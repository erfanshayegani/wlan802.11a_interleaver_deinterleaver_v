==> flow/design.v <==
`timescale 1ns / 1ps
module deinterleaver(
    input wire clk,
    input wire reset,
    input wire in,
    output reg out
    );
	reg [6:0]i;
	wire [6:0]k;
	reg [6:0]Ncbps;
itok itok (
    .Ncbps(Ncbps), 
    .i(i), 
    .k(k)
    );
	reg flag;
	always@(posedge clk or negedge reset)
	begin
		if (!reset)
		begin
			i <= 0;
			Ncbps <= 7'd48;
			flag <= 0;
		end	
		else if (Ncbps == 7'd48 && i == 7'd47)
		begin
			i <= 0;
			Ncbps <= 7'd96;
			flag <= 1;
		end	
		else if (i == 7'd95)
		begin
			i <= 0;
			flag <= ~flag;
		end	
		else
			i <= i+1;
	end	
	reg [0:47]signal;
	always@(posedge clk or negedge reset)
	begin
		if (!reset)
			signal <= 0;
		else if(Ncbps == 7'd48)
			signal[k] <= in;
	end
	reg [0:95]a,b;
	always@(posedge clk or negedge reset)
	begin
		if (!reset)
		begin
			a <= 0; b <= 0;
		end
		else if (Ncbps == 7'd96 && flag == 1)	
			a[k] <= in;
		else if (Ncbps == 7'd96 && flag == 0)	
			b[k] <= in;
	end
	reg [7:0]counter;
	always@(posedge clk or negedge reset)
	begin
		if (!reset)
			counter <= 0;
		else if (counter < 8'd143)
			counter <= counter +1;
		else if (counter == 8'd143)
			counter <= 8'd255;  
	end	
	always@(posedge clk or negedge reset)
	begin
		if (!reset)
		begin
		end
		else if (counter <= 143)
		begin
			if (counter >= 96)
			begin
				out <= signal[counter - 96];
			end
		end
		else if (counter == 255 && flag == 0)
			out <= a[i];
		else if (counter == 255 && flag == 1)
			out <= b[i];	
	end
endmodule
module itok(Ncbps,i,k);
	input wire [6:0]Ncbps;  
	input wire [6:0]i;
	output reg [6:0]k;  
	always@(*)
	begin
		if (Ncbps == 7'd48)
		begin
			k = (i<<4) - 47*((i<<4)/48);
		end
		else if (Ncbps == 7'd96)
		begin
			k = (i<<4) - 95*((i<<4)/96);
		end
		else  
			k = 8'b0;
	end
endmodule
# == From RTL to reports: deinterleaver ==
# What the tools print for deinterleaver, step after step.
# Lines are those of the file above, counted from 1.
# Operators: Yosys type, input widths -> output width; for muxes data width and select width s.
# Cell names lack the library's common part.
# A cell with - has no value.
# design
top_module,deinterleaver
clk_port,clk
cell_library,sky130hd
pvt_corner,tt_025C_1v80

# == Word level ==
# Yosys after proc, flatten, opt, wreduce and memory -nomap, before mapping. Memory bits, and registers merged into a memory's read port (data or address), are not among the register bits. Print and check cells are not counted. Equal cells are merged and count once.
# bits
reg_bits,259
wordCells,72
# classes
n_addsub,11
multipliers,2
div_mod_pow,2
cmp,3
eq_ne,7
shift,7
muxes,12
n_logic,10
reduce_and_logical,10
# ops
cell,n
$div 11x7->32 const B,1
$mul 7x32->7 const A,1
$div 11x6->32 const B,1
$mul 6x32->7 const A,1
$shiftx 96x8->1,2
$and 96x96->96,2
$or 96x96->96,2
$shift 1x32->96,1
$shift 1x32->96 const A,1
$not 96->96,1
$neg 8->32,2
$shift 1x32->48,1
$shift 1x32->48 const A,1
$shiftx 48x10->1,1
$and 48x48->48,1
$or 48x48->48,1
$not 48->48,1
$mux 7,4
$sub 7x7->8 const A,2
$eq 8x8->1 const B,2
$mux 8,2
$sub 7x7->7,2
$sub 7x9->10 const A,1
$sub 8x7->9 const B,1
$sub 6x7->8 const A,1
$add 8x1->8 const B,1
$ge 8x7->1 const B,1
$le 8x8->1 const B,1
# Not listed: further kinds 14, cells in them 25.

# == Longest topological paths ==
# Longest topological path by Yosys (ltp), each cell counted once; first at word level (registers and memories cut), then after technology mapping (sequential cells cut; the memories' decode and read muxes count).
# depth
ltp_word,11
abc_area,0
mapped_depth,82
ltp_nobuf,75

# == Mapped cells and area ==
# Source: synth_stat.txt of the flow (Yosys; design flattened, memories mapped). It holds for the ABC_AREA given above (unset counts as 0); a run with the other value may have another netlist.
# The area totals of this step are shown rounded.
# synth_totals
stdcells,1522
mapped_area_mm2,0.017
ffs,259
buf_cells,105
# by_type
cell_type,n,area_total_um2
dfrtp_1,257,6.43E+03
mux2_2,167,1.88E+03
mux4_2,78,1.76E+03
ha_1,73,913.376
nor2_1,227,852.067
mux2_1,73,822.038
xnor2_1,36,315.302
fa_1,15,300.288
clkbuf_1,75,281.52
inv_1,58,217.709
nand3_1,42,210.202
nand2_1,49,183.926
nor4_1,23,143.888
nor3_1,25,125.12
o211ai_1,16,120.115
nand4_1,18,112.608
buf_6,9,101.347
a21oi_1,20,100.096
# Not listed: further types 80, cells in them 261.
# The figures by module come from a second, unflattened synthesis with its own total; it is not the netlist above.
# hier_totals
hier_cells,1557
hier_area_mm2,0.017
# Each row is one instance without its submodules.
# modules
mod,instances,n_cells,area_mm2,mod_seq_area_mm2
deinterleaver,1,1294,0.015,0.0065
itok,1,263,0.0021,0

# == Path before layout ==
# Source: OpenSTA report_checks on the synthesized netlist (no wires, ideal clock, input and output delay 20% of the period each), path of least setup slack; recovery checks are left aside. Register names are those of the netlist, which keeps one name where synthesis merged equal registers.
# synth_path
path_kind,register to register
start,reg i[0]
end,reg signal[39]
period_ns,18.6
setup_time_ns,0.125
t_first_pin_ns,0.000
t_arrival_ns,17.235
slack_ns,1.240
path_delay_ns,17.360
driving_pins,79
n_path_buf,8
synth_period_reached_ns,17.36
# "path_delay_ns" = arrival - input delay + setup time.
# "driving_pins" counts driving pins, that of a launching flip-flop among them; a cell with two outputs on the path counts twice.
# "synth_period_reached_ns" = period - worst setup slack (recovery checks aside). The figure is calculated, with input and output delays left at 20% of the set period.
# The rows between start and end are the longest chain of elaborated cells between them; the timing report does not say that the signal goes this way. Where chains are equally long, one stands for them.
# A line is the first line of the expression or statement that the cell stems from. Yosys adds cells for indexed reads and writes and turns some case tables into memories.
# A register here has more assigning lines than the two given.
# synth_via
cell_sequence,dfrtp_1 > clkbuf_1 > buf_1 > clkbuf_1 > inv_1 > ha_1 > or4b_1 > o21a_1 > o21ai_1 > nand2_1 > inv_1 > ha_1 > nand4_1 > nand3_2 > o21ai_0 > a21boi_1 > inv_1 > ha_1 > [43 not listed] > or4_1 > a31oi_2 > xor2_1 > buf_4 > nor4b_2 > nand2_1 > ha_1 > nor4_1 > nand2_1 > nor3_1 > a31oi_1 > or3_1 > or3_1 > nor4bb_1 > a31oi_2 > buf_4 > nor4b_1 > mux2_2
elab_chain_cells,11
cells_between,15
lines_between,5
cone_classes,add/sub (4); mul (2); div (2); shift (2); mux (2); logic (3)
# synth_lines
element,line_no,text
from (decl),8,reg [6:0]i;
from (assign),21,i <= 0;
from (assign),37,i <= i+1;
$div 11x7->32,99,k = (i<<4) - 95*((i<<4)/96);
$mul 7x32->7,99,
$sub 7x7->7,99,
$mux 7,97,else if (Ncbps == 7'd96)
$mux 7,93,if (Ncbps == 7'd48)
$sub 6x7->8,45,signal[k] <= in;
$neg 8->32,45,
$shift 1x32->48,45,
$not 48->48,45,
$and 48x48->48,45,
$or 48x48->48,45,
to (assign),43,signal <= 0;
to (assign),45,
to (decl),39,reg [0:47]signal;

# == Worst path after layout ==
# From the final timing report of record 1: the path of least setup slack in the routed layout; clock arrival at registers is part of the times.
# layout_path
path_kind,register to register
start,reg i[0]
end,reg signal[33]
period_ns,9.68
setup_time_ns,0.11
t_first_pin_ns,0.56
t_arrival_ns,14.88
slack_ns,-4.74
driving_pins,79
n_path_buf,24
# The rows between start and end are the longest chain of elaborated cells between them; the timing report does not say that the signal goes this way. Where chains are equally long, one stands for them.
# A register here has more assigning lines than the two given.
# layout_via
cell_sequence,dfrtp_4 > inv_4 > ha_4 > or4b_4 > o21a_1 > o21ai_2 > nand2_1 > buf_4 > buf_4 > buf_4 > buf_4 > buf_4 > buf_6 > buf_4 > buf_4 > buf_4 > buf_6 > buf_4 > [43 not listed] > a31oi_4 > inv_2 > ha_1 > a21o_4 > inv_2 > or3_1 > ha_4 > nor4_4 > nand2_1 > nor3_2 > a31oi_1 > or3_4 > or3_4 > nor4bb_4 > a31oi_4 > buf_12 > nor4_4 > mux2_4
elab_chain_cells,11
cells_between,15
lines_between,5
cone_classes,add/sub (4); mul (2); div (2); shift (2); mux (2); logic (3)
# layout_lines
element,line_no,text
from (decl),8,reg [6:0]i;
from (assign),21,i <= 0;
from (assign),37,i <= i+1;
$div 11x7->32,99,k = (i<<4) - 95*((i<<4)/96);
$mul 7x32->7,99,
$sub 7x7->7,99,
$mux 7,97,else if (Ncbps == 7'd96)
$mux 7,93,if (Ncbps == 7'd48)
$sub 6x7->8,45,signal[k] <= in;
$neg 8->32,45,
$shift 1x32->48,45,
$not 48->48,45,
$and 48x48->48,45,
$or 48x48->48,45,
to (assign),43,signal <= 0;
to (assign),45,
to (decl),39,reg [0:47]signal;

Data sheet: physical implementation of deinterleaver

Flow measurements of deinterleaver on sky130hd: 2 stored runs with different settings, listed in no order. Input and output delays are each 20% of the period that was set; the output load is 0.01 pF.
"period_reached_ns" is the run's clock period less its worst setup slack. It is reckoned from that one timing run; input and output delays stay at 20% of the period that was set.
By "worst_path_ns" is meant the share of the clock period that the worst setup path is allowed (20% is reserved at inputs, 20% at outputs), minus its slack. Clock arrival times at its registers enter into it.
"fin_power_mw" is the tool's figure for a default switching activity; nothing was simulated.
The measured numbers are rounded.

Record 1, flow files:
==> flow/run.sh <==
#!/bin/bash
# the make line also repeats the synthesis and layout settings of config.mk as NAME=value (left out here)
make -C /OpenROAD-flow-scripts/flow DESIGN_CONFIG=/design/flow/config.mk WORK_HOME=/design/flow/orfs CLKGATE_MAP_FILE= finish
==> flow/config.mk <==
export PLATFORM = sky130hd
export DESIGN_NAME = deinterleaver
export DESIGN_NICKNAME = deinterleaver
export VERILOG_FILES = /design/flow/design.v
export SDC_FILE = /design/flow/constraint.sdc
export NUM_CORES = 4
export LEC_CHECK = 0
export ABC_AREA = 0
export CAP_MARGIN = 25
export CORE_ASPECT_RATIO = 1.16
export CORE_MARGIN = 9
export CORE_UTILIZATION = 34
export CTS_CLUSTER_SIZE = 88
export HOLD_SLACK_MARGIN = 0.23
export PLACE_DENSITY_LB_ADDON = 0.08
export SETUP_SLACK_MARGIN = 2.83
export SLEW_MARGIN = 15
==> flow/constraint.sdc <==
create_clock -name core_clock -period 9.68 [get_ports {clk}]
set_input_delay 1.9360 -clock core_clock [delete_from_list [all_inputs] [get_ports {clk}]]
set_output_delay 1.9360 -clock core_clock [all_outputs]
set_load 0.01 [all_outputs]

==> results of record 1, as CSV <==
result,value
ys_area_mm2,0.017
die_area_mm2,0.058
post_route_stdcell_area_mm2,0.023
final_util_pct,46
setup_ws_ns,-4.7
setupTns_ns,-1100
final_hold_ws_ns,0.48
fin_power_mw,2.3
period_reached_ns,14.421
worst_path_ns,14.42
worstPathKind,"register to register"

Record 2, flow files:
==> flow/run.sh <==
#!/bin/bash
# the make line also repeats the synthesis and layout settings of config.mk as NAME=value (left out here)
make -C /OpenROAD-flow-scripts/flow DESIGN_CONFIG=/design/flow/config.mk WORK_HOME=/design/flow/orfs CLKGATE_MAP_FILE= finish
==> flow/config.mk <==
export PLATFORM = sky130hd
export DESIGN_NAME = deinterleaver
export DESIGN_NICKNAME = deinterleaver
export VERILOG_FILES = /design/flow/design.v
export SDC_FILE = /design/flow/constraint.sdc
export NUM_CORES = 4
export LEC_CHECK = 0
export CAP_MARGIN = 0
export CELL_PAD_IN_SITES_DETAIL_PLACEMENT = 2
export CELL_PAD_IN_SITES_GLOBAL_PLACEMENT = 1
export CORE_ASPECT_RATIO = 1.03
export CORE_MARGIN = 2
export CORE_UTILIZATION = 52
export CTS_CLUSTER_DIAMETER = 225
export MAX_ROUTING_LAYER = met4
export PLACE_DENSITY_LB_ADDON = 0.16
export SETUP_SLACK_MARGIN = 2.83
export SLEW_MARGIN = 20
==> flow/constraint.sdc <==
create_clock -name core_clock -period 9.83 [get_ports {clk}]
set_input_delay 1.9660 -clock core_clock [delete_from_list [all_inputs] [get_ports {clk}]]
set_output_delay 1.9660 -clock core_clock [all_outputs]
set_load 0.01 [all_outputs]

Record 2: did not finish, placement stopped with DPL-0033
